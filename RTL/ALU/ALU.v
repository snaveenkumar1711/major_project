==> flow/design.v <==
module ALU #(
    parameter DATA_WIDTH = 8
)
(
    input clk,
    input reset,
    input [DATA_WIDTH - 1:0] A,
    input [DATA_WIDTH - 1:0] B,
    input [3:0] ALU_function,
    input enable,
    output reg ALU_result_valid,
    output reg [2 * DATA_WIDTH - 1:0] ALU_result
);
    always @(posedge clk or negedge reset) begin
        if (~reset) begin
            ALU_result <= 'b0;
            ALU_result_valid <= 1'b0;
        end
        else begin
            if (enable) begin
                case (ALU_function)
                    4'b0000: begin
                        ALU_result <= A + B;
                        ALU_result_valid <= 1'b1;
                    end
                    4'b0001: begin
                        ALU_result <= A - B;
                        ALU_result_valid <= 1'b1;
                    end
                    4'b0010: begin
                        ALU_result <= A * B;
                        ALU_result_valid <= 1'b1;
                    end
                    4'b0011: begin
                        ALU_result <= A / B;
                        ALU_result_valid <= 1'b1;
                    end
                    4'b0100: begin
                        ALU_result <= A & B;
                        ALU_result_valid <= 1'b1;
                    end
                    4'b0101: begin
                        ALU_result <= A | B;
                        ALU_result_valid <= 1'b1;
                    end
                    4'b0110: begin
                        ALU_result <= ~(A & B);
                        ALU_result_valid <= 1'b1;
                    end
                    4'b0111: begin
                        ALU_result <= ~(A | B);
                        ALU_result_valid <= 1'b1;
                    end
                    4'b1000: begin
                        ALU_result <= A ^ B;
                        ALU_result_valid <= 1'b1;
                    end
                    4'b1001: begin
                        ALU_result <= ~(A ^ B);
                        ALU_result_valid <= 1'b1;
                    end
                    4'b1010: begin
                        if (A == B) begin
                            ALU_result <= 'b1;
                        end
                        else begin
                            ALU_result <= 'b0;
                        end
                        ALU_result_valid <= 1'b1;
                    end
                    4'b1011: begin
                        if (A > B) begin
                            ALU_result <= 'b1;
                        end
                        else begin
                            ALU_result <= 'b0;
                        end
                        ALU_result_valid <= 1'b1;
                    end
                    4'b1100: begin
                        if (A < B) begin
                            ALU_result <= 'b1;
                        end
                        else begin
                            ALU_result <= 'b0;
                        end
                        ALU_result_valid <= 1'b1;
                    end
                    4'b1101: begin
                        ALU_result <= A >> 1;
                        ALU_result_valid <= 1'b1;
                    end
                    4'b1110: begin
                        ALU_result <= A << 1;
                        ALU_result_valid <= 1'b1;
                    end
                    default: begin
                        ALU_result <= 'b0;
                        ALU_result_valid <= 1'b0;
                    end
                endcase
            end
            else begin
                ALU_result <= 'b0;
                ALU_result_valid <= 1'b0;
            end
        end
    end
endmodule
# From RTL to reports: ALU
# The steps from the RTL of ALU to its reports follow in flow order.
# Lines are those of the file above, counted from 1.
# Operators carry their Yosys type and port widths (W data, S select, Z words).
# The mark n/a stands for no value.
# inputs
design	ALU
clock	clk
library	sky130hd
pvt_corner	tt_025C_1v80

# Elaborated design
# Source: Yosys, flattened and elaborated, memories not mapped. Widths are those after wreduce; folded enables and synchronous resets count as part of the registers. Registers that Yosys merges into a memory's read port (data or address) are not register bits. Print and check cells do not count. Equal cells are merged and count once.
# word_totals
regBits	17
out_inout_bits	17
# classes
n_addsub	2
n_mul	1
n_div	1
n_cmp	2
n_eq	15
n_mux	7
bitwise	6
reduce_logical	2
# op_table
cell	n
$pmux W16 S15	1
$div A8 B8 Y16	1
$mul A8 B8 Y16	1
$not A8 Y16	3
$eq A4 B4 Y1 const B	7
$eq A4 B3 Y1 const B	4
$mux W16	1
$reduce_or A15 Y1	1
$add A8 B8 Y9	1
$sub A8 B8 Y9	1
$eq A4 B2 Y1 const B	2
$gt A8 B8 Y1	1
$lt A8 B8 Y1	1
$eq A8 B8 Y1	1
$and A8 B8 Y8	1
$or A8 B8 Y8	1
$xor A8 B8 Y8	1
$mux W1	5
$eq A4 B1 Y1 const B	1
$logic_not A4 Y1	1

# Logic depth
# Longest topological path by Yosys (ltp), each cell counted once; first at word level (registers and memories cut), then after technology mapping (sequential cells cut; the memories' decode and read muxes count).
# depth
depth_word	4
ABC_AREA	0
depth_mapped	146

# Synthesis result
# The flow's flattened synthesis, as Yosys stat reports it; memories are mapped. The netlist is that of the ABC_AREA named above (0 if unset); the other value can give another one.
# mapped
mapped_cells	1327
yosys_area_um2	9952.0
sequential_area_um2	425.4
ff_cells	17
n_buf	47
# types
type	n	type_area_um2
sky130_fd_sc_hd__ha_1	163	2.04E+03
sky130_fd_sc_hd__fa_1	38	760.73
sky130_fd_sc_hd__nor2_1	133	499.229
sky130_fd_sc_hd__a21oi_1	95	475.456
sky130_fd_sc_hd__dfrtp_1	17	425.408
sky130_fd_sc_hd__nand2_1	105	394.128
sky130_fd_sc_hd__inv_1	100	375.36
sky130_fd_sc_hd__o21a_1	47	352.838
sky130_fd_sc_hd__xnor2_1	37	324.061
sky130_fd_sc_hd__o21ai_0	59	295.283
sky130_fd_sc_hd__nor3_1	57	285.274
sky130_fd_sc_hd__a21o_1	28	210.202
sky130_fd_sc_hd__mux2_2	17	191.434
sky130_fd_sc_hd__a221oi_1	19	166.41
sky130_fd_sc_hd__xor2_1	19	166.41
sky130_fd_sc_hd__o31ai_1	22	165.158
sky130_fd_sc_hd__clkbuf_1	36	135.13
sky130_fd_sc_hd__o211ai_1	16	120.115
# Other cell types: 78; their cells: 319.

# Timing after synthesis
# Path of least setup slack by OpenSTA after synthesis, without wires, with an ideal clock, recovery checks aside; 20% of the period is set as input and as output delay. Where synthesis merged equal registers, the netlist keeps one of their names.
# synth_timing
kind	input to register
from	input port B[1]
to	register ALU_result[0]
period_ns	38.8
setup_time_ns	0.132
arrival_time_ns	34.835
required_time_ns	38.668
slack_ns	3.833
path_delay_ns	27.207
driving_pins	137
period_less_setup_slack_ns	34.967
# "path_delay_ns" = arrival - input delay + setup time.
# "driving_pins" counts driving pins, that of a launching flip-flop among them; a cell with two outputs on the path counts twice.
# "period_less_setup_slack_ns" = period - worst setup slack (recovery checks aside). The figure is calculated, with input and output delays left at 20% of the set period.
# A register here has more assigning lines than the two given.
# synth_via
path_cell_list	sky130_fd_sc_hd__inv_1 -> sky130_fd_sc_hd__ha_1 -> sky130_fd_sc_hd__o21ai_0 -> sky130_fd_sc_hd__a2111o_1 -> sky130_fd_sc_hd__o32ai_4 -> sky130_fd_sc_hd__ha_1 -> sky130_fd_sc_hd__a21oi_1 -> sky130_fd_sc_hd__a211oi_1 -> sky130_fd_sc_hd__a31oi_1 -> sky130_fd_sc_hd__nor3_1 -> sky130_fd_sc_hd__ha_1 -> sky130_fd_sc_hd__a31oi_1 -> sky130_fd_sc_hd__o22a_1 -> sky130_fd_sc_hd__nor4_1 -> sky130_fd_sc_hd__a21o_1 -> sky130_fd_sc_hd__ha_1 -> sky130_fd_sc_hd__or3_1 -> sky130_fd_sc_hd__o221a_2 -> [... 101 more ...] -> sky130_fd_sc_hd__or4_4 -> sky130_fd_sc_hd__buf_6 -> sky130_fd_sc_hd__nor2_1 -> sky130_fd_sc_hd__a21oi_1 -> sky130_fd_sc_hd__ha_1 -> sky130_fd_sc_hd__a21boi_0 -> sky130_fd_sc_hd__o21ai_0 -> sky130_fd_sc_hd__nand2b_1 -> sky130_fd_sc_hd__a21oi_1 -> sky130_fd_sc_hd__nor2b_1 -> sky130_fd_sc_hd__o21ai_0 -> sky130_fd_sc_hd__nand2b_1 -> sky130_fd_sc_hd__a21oi_1 -> sky130_fd_sc_hd__nor2b_1 -> sky130_fd_sc_hd__a2111oi_0 -> sky130_fd_sc_hd__o221ai_1 -> sky130_fd_sc_hd__a221oi_1 -> sky130_fd_sc_hd__a21oi_1
# synth_rtl
item	line	source
start: declaration	8	input [DATA_WIDTH - 1:0] B,
end: assignment	23	ALU_result <= A + B;
end: assignment	27	ALU_result <= A - B;
end: declaration	12	output reg [2 * DATA_WIDTH - 1:0] ALU_result
# Chain of elaborated cells between the ends: none given.

# Path in the finished layout
# Path of least setup slack in the final report of flow run A (OpenROAD, finished layout, wires in). Where an end is a register, its clock arrival counts in the times.
# layout_timing
kind	input to register
from	input port B[6]
to	register ALU_result[0]
period_ns	50.7
setup_time_ns	0.13
arrival_time_ns	42.02
required_time_ns	50.83
slack_ns	8.81
driving_pins	129
# A register here has more assigning lines than the two given.
# layout_via
path_cell_list	sky130_fd_sc_hd__clkdlybuf4s50_1 -> sky130_fd_sc_hd__or4_1 -> sky130_fd_sc_hd__a2111o_1 -> sky130_fd_sc_hd__o32ai_4 -> sky130_fd_sc_hd__ha_1 -> sky130_fd_sc_hd__a21oi_1 -> sky130_fd_sc_hd__a211oi_1 -> sky130_fd_sc_hd__a31oi_1 -> sky130_fd_sc_hd__nor3_1 -> sky130_fd_sc_hd__ha_1 -> sky130_fd_sc_hd__a31oi_1 -> sky130_fd_sc_hd__o22a_1 -> sky130_fd_sc_hd__nor4_1 -> sky130_fd_sc_hd__a21o_1 -> sky130_fd_sc_hd__ha_1 -> sky130_fd_sc_hd__or3_1 -> sky130_fd_sc_hd__o221a_2 -> sky130_fd_sc_hd__a211oi_1 -> [... 93 more ...] -> sky130_fd_sc_hd__a211o_1 -> sky130_fd_sc_hd__or4_4 -> sky130_fd_sc_hd__nor2_1 -> sky130_fd_sc_hd__a21oi_1 -> sky130_fd_sc_hd__ha_1 -> sky130_fd_sc_hd__a21boi_0 -> sky130_fd_sc_hd__o21ai_0 -> sky130_fd_sc_hd__nand2b_1 -> sky130_fd_sc_hd__a21oi_1 -> sky130_fd_sc_hd__nor2b_1 -> sky130_fd_sc_hd__o21ai_0 -> sky130_fd_sc_hd__nand2b_1 -> sky130_fd_sc_hd__a21oi_1 -> sky130_fd_sc_hd__nor2b_1 -> sky130_fd_sc_hd__a2111oi_0 -> sky130_fd_sc_hd__o221ai_1 -> sky130_fd_sc_hd__a221oi_1 -> sky130_fd_sc_hd__a21oi_1
# layout_rtl
item	line	source
start: declaration	8	input [DATA_WIDTH - 1:0] B,
end: assignment	23	ALU_result <= A + B;
end: assignment	27	ALU_result <= A - B;
end: declaration	12	output reg [2 * DATA_WIDTH - 1:0] ALU_result
# Chain of elaborated cells between the ends: none given.

Data sheet: physical implementation of ALU

Below are 2 stored runs of the flow (Yosys, OpenROAD; platform sky130hd) on ALU, each with its settings and what was measured, unordered. Constraints: input delay and output delay 20% of the set period each, output load 0.01 pF.
"worst_path_ns" = time allowed to the worst setup path (clock period - input delay - output delay, where it has them) - its slack; a late launch clock adds to it, a late capture clock takes from it.

Flow run A, flow files:
==> flow/run.sh <==
#!/bin/bash
# the make line also repeats the synthesis and layout settings of config.mk as NAME=value (left out here)
make -C /OpenROAD-flow-scripts/flow DESIGN_CONFIG=/design/flow/config.mk WORK_HOME=/design/flow/orfs CLKGATE_MAP_FILE= finish
==> flow/config.mk <==
export PLATFORM = sky130hd
export DESIGN_NAME = ALU
export DESIGN_NICKNAME = ALU
export VERILOG_FILES = /design/flow/design.v
export SDC_FILE = /design/flow/constraint.sdc
export NUM_CORES = 4
export LEC_CHECK = 0
export CAP_MARGIN = 20
export CELL_PAD_IN_SITES_DETAIL_PLACEMENT = 0
export CELL_PAD_IN_SITES_GLOBAL_PLACEMENT = 1
export CORE_MARGIN = 2
export CORE_UTILIZATION = 59
export CTS_CLUSTER_DIAMETER = 295
export CTS_CLUSTER_SIZE = 82
export GPL_ROUTABILITY_DRIVEN = 1
export GPL_TIMING_DRIVEN = 1
export MAX_ROUTING_LAYER = met5
export SLEW_MARGIN = 20
export TNS_END_PERCENT = 90
==> flow/constraint.sdc <==
create_clock -name core_clock -period 50.7 [get_ports {clk}]
set_input_delay 10.1400 -clock core_clock [delete_from_list [all_inputs] [get_ports {clk}]]
set_output_delay 10.1400 -clock core_clock [all_outputs]
set_load 0.01 [all_outputs]

==> results of flow run A, as CSV <==
result,value
cell_area_final_um2,10671.5
timing.setup.ws_ns,8.813
synthesis_area_um2,9952.0
design_die_area_um2,17922.5
worst_path_ns,31.75
worst_setup_path_type,"input to register"

Flow run B, flow files:
==> flow/run.sh <==
#!/bin/bash
# the make line also repeats the synthesis and layout settings of config.mk as NAME=value (left out here)
make -C /OpenROAD-flow-scripts/flow DESIGN_CONFIG=/design/flow/config.mk WORK_HOME=/design/flow/orfs CLKGATE_MAP_FILE= finish
==> flow/config.mk <==
export PLATFORM = sky130hd
export DESIGN_NAME = ALU
export DESIGN_NICKNAME = ALU
export VERILOG_FILES = /design/flow/design.v
export SDC_FILE = /design/flow/constraint.sdc
export NUM_CORES = 4
export LEC_CHECK = 0
export ABC_AREA = 1
export CAP_MARGIN = 20
export CELL_PAD_IN_SITES_GLOBAL_PLACEMENT = 3
export CORE_ASPECT_RATIO = 1.31
export CORE_MARGIN = 2
export CORE_UTILIZATION = 63
export CTS_CLUSTER_SIZE = 12
export GPL_ROUTABILITY_DRIVEN = 0
export GPL_TIMING_DRIVEN = 0
export PLACE_DENSITY_LB_ADDON = 0.15
export SETUP_SLACK_MARGIN = 5.0
export SLEW_MARGIN = 20
==> flow/constraint.sdc <==
create_clock -name core_clock -period 47.1 [get_ports {clk}]
set_input_delay 9.4200 -clock core_clock [delete_from_list [all_inputs] [get_ports {clk}]]
set_output_delay 9.4200 -clock core_clock [all_outputs]
set_load 0.01 [all_outputs]

Flow run B: incomplete, placement halted on FLW-0024
