==> flow/design.v <==
module UART_receiver_FSM #(
    parameter DATA_WIDTH = 8
)
(
    input clk,
    input reset,
    input parity_enable,
    input [5:0] prescale,
    input serial_data_in,
    input start_bit_error,
    input parity_bit_error,
    input stop_bit_error,
    input [4:0] edge_count,
    input edge_count_done,
    output reg start_bit_check_enable,
    output reg parity_bit_check_enable,
    output reg stop_bit_check_enable,
    output reg edge_counter_and_data_sampler_enable,
    output reg deserializer_enable,
    output [$clog2(DATA_WIDTH) - 1:0] data_index,
    output reg data_valid
);
    wire [5:0] sampling_edge_number;
    wire [5:0] final_edge_number;
    reg [2:0] current_state;
    reg [2:0] next_state;
    localparam [2:0] IDLE = 3'b000;
    localparam [2:0] START_BIT_RECEPTION = 3'b001;
    localparam [2:0] SERIAL_DATA_RECEPTION = 3'b010;
    localparam [2:0] PARITY_BIT_RECEPTION = 3'b011;
    localparam [2:0] STOP_BIT_RECEPTION = 3'b100;
    localparam [2:0] DATA_VALID = 3'b101;
    reg [$clog2(DATA_WIDTH):0] data_transmission_state;
    assign final_edge_number = prescale - 6'd2;
    always @(posedge clk or negedge reset) begin
        if (~reset) begin
            data_transmission_state <= 'b0;
        end
        else if (current_state == SERIAL_DATA_RECEPTION && edge_count == final_edge_number) begin 
            data_transmission_state <= data_transmission_state + 'b1;
        end
        else if (data_transmission_state[$clog2(DATA_WIDTH)]) begin
            data_transmission_state <= 'b0;
        end
    end
    assign data_index = data_transmission_state[$clog2(DATA_WIDTH) - 1:0];
    always @(posedge clk or negedge reset) begin
        if (~reset) begin
            current_state <= IDLE;
        end
        else begin
            current_state <= next_state;
        end
    end
    always @(*) begin
        case (current_state)
            IDLE: begin
                if (~serial_data_in) begin
                    next_state = START_BIT_RECEPTION;
                end
                else begin
                    next_state = IDLE;
                end
            end
            START_BIT_RECEPTION: begin
                if (edge_count_done & start_bit_error) begin
                        next_state = IDLE;
                end
                else if (edge_count_done) begin
                        next_state = SERIAL_DATA_RECEPTION;
                end
                else begin
                    next_state = START_BIT_RECEPTION;
                end
            end
            SERIAL_DATA_RECEPTION: begin
                if (edge_count_done) begin
                    if (~data_transmission_state[$clog2(DATA_WIDTH)]) begin
                        next_state = SERIAL_DATA_RECEPTION;
                    end
                    else if (parity_enable) begin
                        next_state = PARITY_BIT_RECEPTION;
                    end
                    else begin
                        next_state = STOP_BIT_RECEPTION;
                    end
                end
                else begin
                    next_state = SERIAL_DATA_RECEPTION;
                end
            end
            PARITY_BIT_RECEPTION: begin
                if (edge_count_done & parity_bit_error) begin
                    next_state = IDLE;
                end
                else if (edge_count_done) begin
                    next_state = STOP_BIT_RECEPTION;
                end
                else begin
                    next_state = PARITY_BIT_RECEPTION;
                end
            end
            STOP_BIT_RECEPTION: begin
                if (edge_count_done & stop_bit_error) begin
                    next_state = IDLE;
                end
                else if (edge_count_done) begin
                    next_state = DATA_VALID;
                end
                else begin
                    next_state = STOP_BIT_RECEPTION;
                end
            end
            DATA_VALID: begin
                if (~serial_data_in) begin
                    next_state = START_BIT_RECEPTION;
                end
                else begin
                    next_state = IDLE;
                end
            end
            default: begin
                next_state = IDLE;
            end
        endcase
    end
    assign sampling_edge_number = (prescale >> 1) - 4'd3;
    always @(*) begin
        case (current_state)
            IDLE: begin
                edge_counter_and_data_sampler_enable = 1'b0;
                deserializer_enable = 1'b0;
                start_bit_check_enable = 1'b0;
                parity_bit_check_enable = 1'b0;
                stop_bit_check_enable = 1'b0;
                data_valid = 1'b0;
            end
            START_BIT_RECEPTION: begin
                edge_counter_and_data_sampler_enable = 1'b1;
                deserializer_enable = 1'b0;
                if (edge_count == sampling_edge_number + 4'd5) begin
                    start_bit_check_enable = 1'b1;
                end
                else begin
                    start_bit_check_enable = 1'b0;
                end
                parity_bit_check_enable = 1'b0;
                stop_bit_check_enable = 1'b0;
                data_valid = 1'b0;
            end
            SERIAL_DATA_RECEPTION: begin
                edge_counter_and_data_sampler_enable = 1'b1;
                if (edge_count == sampling_edge_number + 4'd5) begin
                    deserializer_enable = 1'b1;
                end
                else begin
                    deserializer_enable = 1'b0;
                end
                start_bit_check_enable = 1'b0;
                parity_bit_check_enable = 1'b0;
                stop_bit_check_enable = 1'b0;
                data_valid = 1'b0;
            end
            PARITY_BIT_RECEPTION: begin
                edge_counter_and_data_sampler_enable = 1'b1;
                deserializer_enable = 1'b0;
                start_bit_check_enable = 1'b0;
                if (edge_count == sampling_edge_number + 4'd5) begin
                    parity_bit_check_enable = 1'b1;
                end
                else begin
                    parity_bit_check_enable = 1'b0;
                end
                stop_bit_check_enable = 1'b0;
                data_valid = 1'b0;
            end
            STOP_BIT_RECEPTION: begin
                edge_counter_and_data_sampler_enable = 1'b1;
                deserializer_enable = 1'b0;
                start_bit_check_enable = 1'b0;
                parity_bit_check_enable = 1'b0;
                if (edge_count == sampling_edge_number + 4'd5) begin
                    stop_bit_check_enable = 1'b1;
                end
                else begin
                    stop_bit_check_enable = 1'b0;
                end
                data_valid = 1'b0;
            end
            DATA_VALID: begin
                edge_counter_and_data_sampler_enable = 1'b0;
                deserializer_enable = 1'b0;
                start_bit_check_enable = 1'b0;
                parity_bit_check_enable = 1'b0;
                stop_bit_check_enable = 1'b0;
                data_valid = 1'b1;
            end
            default: begin
                edge_counter_and_data_sampler_enable = 1'b0;
                deserializer_enable = 1'b0;
                start_bit_check_enable = 1'b0;
                parity_bit_check_enable = 1'b0;
                stop_bit_check_enable = 1'b0;
                data_valid = 1'b0;
            end
        endcase
    end
endmodule
; ---- From RTL to reports: UART_receiver_FSM
; The steps from the RTL of UART_receiver_FSM to its reports follow in flow order.
; Line numbers count from 1 in the design file above.
; Library cell names are shortened.
; Not given: -
[setup]
top_module = UART_receiver_FSM
clock_port = clk
lib = sky130hd
corner = tt_025C_1v80

; ---- Word level
; Yosys after proc, flatten, opt, wreduce and memory -nomap, before mapping. Memory bits, and registers merged into a memory's read port (data or address), are not among the register bits. Print and check cells are not counted. Equal cells are merged and count once.
[word_totals]
regBits = 7
wordCells = 42
out_inout_bits = 9
input_bits = 19
[op_classes]
bitwise = 3
eq_ne = 7
n_mux = 20
addsub = 4
n_reduce_logical = 5
[op_table]
columns = cell, count
row1 = two-way mux 3 bit, 7
row2 = case mux 3 bit (select 5 bit), 1
row3 = == test 5 x 6 -> 1 bit, 2
row4 = two-way mux 1 bit, 9
row5 = == test 3 x 2 -> 1 bit with constant B, 2
row6 = == test 3 bit with constant B, 2
row7 = subtractor 5 x 2 -> 6 bit with constant B, 1
row8 = subtractor 6 x 2 -> 6 bit with constant B, 1
row9 = adder 6 x 3 -> 6 bit with constant B, 1
row10 = adder 4 x 1 -> 4 bit with constant B, 1
row11 = OR reduction 4 bit, 1
row12 = two-way mux 4 bit, 1
row13 = two-way mux 2 bit, 2
row14 = bitwise AND 1 bit, 3
row15 = == test 3 x 1 -> 1 bit with constant B, 1
row16 = zero test 3 bit, 1
row17 = nonzero test 2 bit, 1
row18 = OR reduction 2 bit, 1
row19 = logical AND 1 bit, 1

; ---- Longest topological paths
; Yosys ltp: most cells in a row. Word level: on the elaborated netlist, between registers, memories and ports. Mapped: between sequential cells and ports; inverters and the memories' decode and read muxes count.
[logic_depth]
word_depth = 5
abc_area = 0
mapped_depth = 8
mapped_depth_nobuf = 7

; ---- After synthesis
; Yosys stat after the flow's synthesis: flattened, memories mapped to cells. It holds for the ABC_AREA given above (unset counts as 0); a run with the other value may have another netlist.
[mapped]
ffs = 10
cells = 83
buffers = 6
area_um2 = 760.7
sequential_area_um2 = 251.5
[by_type]
columns = cell, count, area_total_um2
row1 = dfrtp_1, 9, 225.216
row2 = xnor2_1, 8, 70.067
row3 = ha_1, 5, 62.56
row4 = xor2_1, 6, 52.55
row5 = o21ai_0, 6, 30.029
row6 = dfstp_2, 1, 26.275
row7 = inv_1, 7, 26.275
row8 = buf_4, 3, 22.522
row9 = nand2_1, 6, 22.522
row10 = nand3b_1, 3, 22.522
row11 = xnor2_2, 1, 16.266
row12 = nand3_1, 3, 15.014
row13 = nor3b_1, 2, 15.014
row14 = or4_1, 2, 15.014
row15 = and2_1, 2, 12.512
row16 = nor4_1, 2, 12.512
row17 = o22ai_1, 2, 12.512
row18 = buf_6, 1, 11.261
; Not listed: further types 12, cells in them 14.

; ---- Path before layout
; OpenSTA on the mapped netlist: ideal clock, no wires. The path of least setup slack (recovery checks aside). Input and output delay are each 20% of the period. Register names are those of the netlist, which keeps one name where synthesis merged equal registers.
[synth_timing]
path_kind = input to register
from = input prescale[2]
to = register data_transmission_state[2]
required_ps = 2212
path_stages = 8
launch_ps = 466
delay_ps = 1592
setup_ps = 118
tclk_ps = 2330
slack_ps = 272
arrival_time_ps = 1940
path_buffers = 1
synth_period_reached_ps = 2058
; "delay_ps" = arrival - input delay + setup time.
; "path_stages" counts driving pins, that of a launching flip-flop among them; a cell with two outputs on the path counts twice.
; "synth_period_reached_ps" = period - worst setup slack (recovery checks aside). The figure is calculated, with input and output delays left at 20% of the set period.
; The rows between start and end are the longest chain of elaborated cells between them; the timing report does not say that the signal goes this way. Where chains are equally long, one stands for them.
; A line is the first line of the expression or statement that the cell stems from. Yosys adds cells for indexed reads and writes and turns some case tables into memories.
; A register here has more assigning lines than the two given.
[synth_between]
path_cell_list = inv_1 -> ha_1 -> nor3b_1 -> xor2_1 -> or4_1 -> buf_2 -> mux2i_1 -> a21o_1
elab_chain_cells = 4
[synth_rtl]
columns = item, line_no
row1 = from (decl), 8  ; input [5:0] prescale,
row2 = subtractor 6 x 2 -> 6 bit, 34  ; assign final_edge_number = prescale - 6'd2;
row3 = == test 5 x 6 -> 1 bit, 39  ; else if (current_state == SERIAL_DATA_RECEPTION && edge_count == final_edge_number) begin
row4 = logical AND 1 bit, 39
row5 = two-way mux 4 bit, 39
row6 = to (assign), 37  ; data_transmission_state <= 'b0;
row7 = to (assign), 40  ; data_transmission_state <= data_transmission_state + 'b1;
row8 = to (decl), 33  ; reg [$clog2(DATA_WIDTH):0] data_transmission_state;

; ---- Worst path after layout
; Path of least setup slack in the final report of run 2 (OpenROAD, finished layout, wires in). Where an end is a register, its clock arrival counts in the times.
; The path's times are printed in steps of 10 ps; the period is the one set.
[layout_timing]
path_kind = input to output
from = input prescale[2]
to = output parity_bit_check_enable
tclk_ps = 2410
slack_ps = 200
output_delay_ps = 480
path_stages = 10
launch_ps = 480
path_buffers = 5
arrival_time_ps = 1720
required_ps = 1930
; The rows between start and end are the longest chain of elaborated cells between them; the timing report does not say that the signal goes this way. Where chains are equally long, one stands for them.
[layout_between]
path_cell_list = buf_6 -> buf_6 -> buf_6 -> ha_4 -> xnor2_2 -> nand2_1 -> o21ai_2 -> buf_4 -> nor4_4 -> buf_2
elab_chain_cells = 5
[layout_rtl]
columns = item, line_no
row1 = from (decl), 8  ; input [5:0] prescale,
row2 = subtractor 5 x 2 -> 6 bit, 127  ; assign sampling_edge_number = (prescale >> 1) - 4'd3;
row3 = adder 6 x 3 -> 6 bit, 168  ; if (edge_count == sampling_edge_number + 4'd5) begin
row4 = == test 5 x 6 -> 1 bit, 168
row5 = two-way mux 1 bit, 168
row6 = two-way mux 1 bit, 129  ; case (current_state)
row7 = to (decl), 16  ; output reg parity_bit_check_enable,

==> results <==
Flow measurements of UART_receiver_FSM on sky130hd: 2 stored runs with different settings, listed in no order. Input and output delays are each 20% of the period that was set; the output load is 0.01 pF.
"timing.achieved_period_ps" = clock period - worst setup slack. The figure is calculated, with input and output delays left at 20% of the set period.
"worst_path_time_ps": the worst setup path's part of the clock period (all of it between registers, 20% less for each end at a port) less its slack. A launch clock that arrives late makes it longer, a capture clock that arrives late makes it shorter.
By "fin_power_uw" is meant OpenSTA's value without simulated activity: inputs other than the clock are taken to toggle once in ten clock periods, and the tool carries that through the logic.
"worst_path_time_ps" is known to 10 ps.

# run 1
==> flow/run.sh <==
#!/bin/bash
# the make line also repeats the synthesis and layout settings of config.mk as NAME=value (left out here)
make -C /OpenROAD-flow-scripts/flow DESIGN_CONFIG=/design/flow/config.mk WORK_HOME=/design/flow/orfs CLKGATE_MAP_FILE= finish
==> flow/config.mk <==
export PLATFORM = sky130hd
export DESIGN_NAME = UART_receiver_FSM
export DESIGN_NICKNAME = UART_receiver_FSM
export VERILOG_FILES = /design/flow/design.v
export SDC_FILE = /design/flow/constraint.sdc
export NUM_CORES = 4
export LEC_CHECK = 0
export ABC_AREA = 1
export CAP_MARGIN = 20
export CORE_MARGIN = 4
export CORE_UTILIZATION = 71
export GPL_ROUTABILITY_DRIVEN = 0
export GPL_TIMING_DRIVEN = 1
export HOLD_SLACK_MARGIN = 0.11
export PLACE_DENSITY_LB_ADDON = 0.1
export SETUP_SLACK_MARGIN = 0.67
export SLEW_MARGIN = 10
==> flow/constraint.sdc <==
create_clock -name core_clock -period 3.46 [get_ports {clk}]
set_input_delay 0.6920 -clock core_clock [delete_from_list [all_inputs] [get_ports {clk}]]
set_output_delay 0.6920 -clock core_clock [all_outputs]
set_load 0.01 [all_outputs]

==> run 1: results <==
outcome="no final report: placement broke off with FLW-0024"

# run 2
==> flow/run.sh <==
#!/bin/bash
# the make line also repeats the synthesis and layout settings of config.mk as NAME=value (left out here)
make -C /OpenROAD-flow-scripts/flow DESIGN_CONFIG=/design/flow/config.mk WORK_HOME=/design/flow/orfs CLKGATE_MAP_FILE= finish
==> flow/config.mk <==
export PLATFORM = sky130hd
export DESIGN_NAME = UART_receiver_FSM
export DESIGN_NICKNAME = UART_receiver_FSM
export VERILOG_FILES = /design/flow/design.v
export SDC_FILE = /design/flow/constraint.sdc
export NUM_CORES = 4
export LEC_CHECK = 0
export ABC_AREA = 0
export CAP_MARGIN = 40
export CELL_PAD_IN_SITES_DETAIL_PLACEMENT = 1
export CELL_PAD_IN_SITES_GLOBAL_PLACEMENT = 2
export CORE_MARGIN = 3
export CORE_UTILIZATION = 22
export CTS_CLUSTER_SIZE = 74
export MAX_ROUTING_LAYER = met5
export PLACE_DENSITY_LB_ADDON = 0.28
export SETUP_SLACK_MARGIN = 0.44
export SLEW_MARGIN = 5
==> flow/constraint.sdc <==
create_clock -name core_clock -period 2.41 [get_ports {clk}]
set_input_delay 0.4820 -clock core_clock [delete_from_list [all_inputs] [get_ports {clk}]]
set_output_delay 0.4820 -clock core_clock [all_outputs]
set_load 0.01 [all_outputs]

==> run 2: results <==
dieArea_um2=4199.7
post_synth_area_um2=760.7
worst_path_time_ps=1240
path_kind="input to output"
setup_ws_ps=203
fin_power_uw=601.3
timing.achieved_period_ps=2207
post_route_stdcell_area_um2=1372.6
util_pct=43.2
tns_ps=0
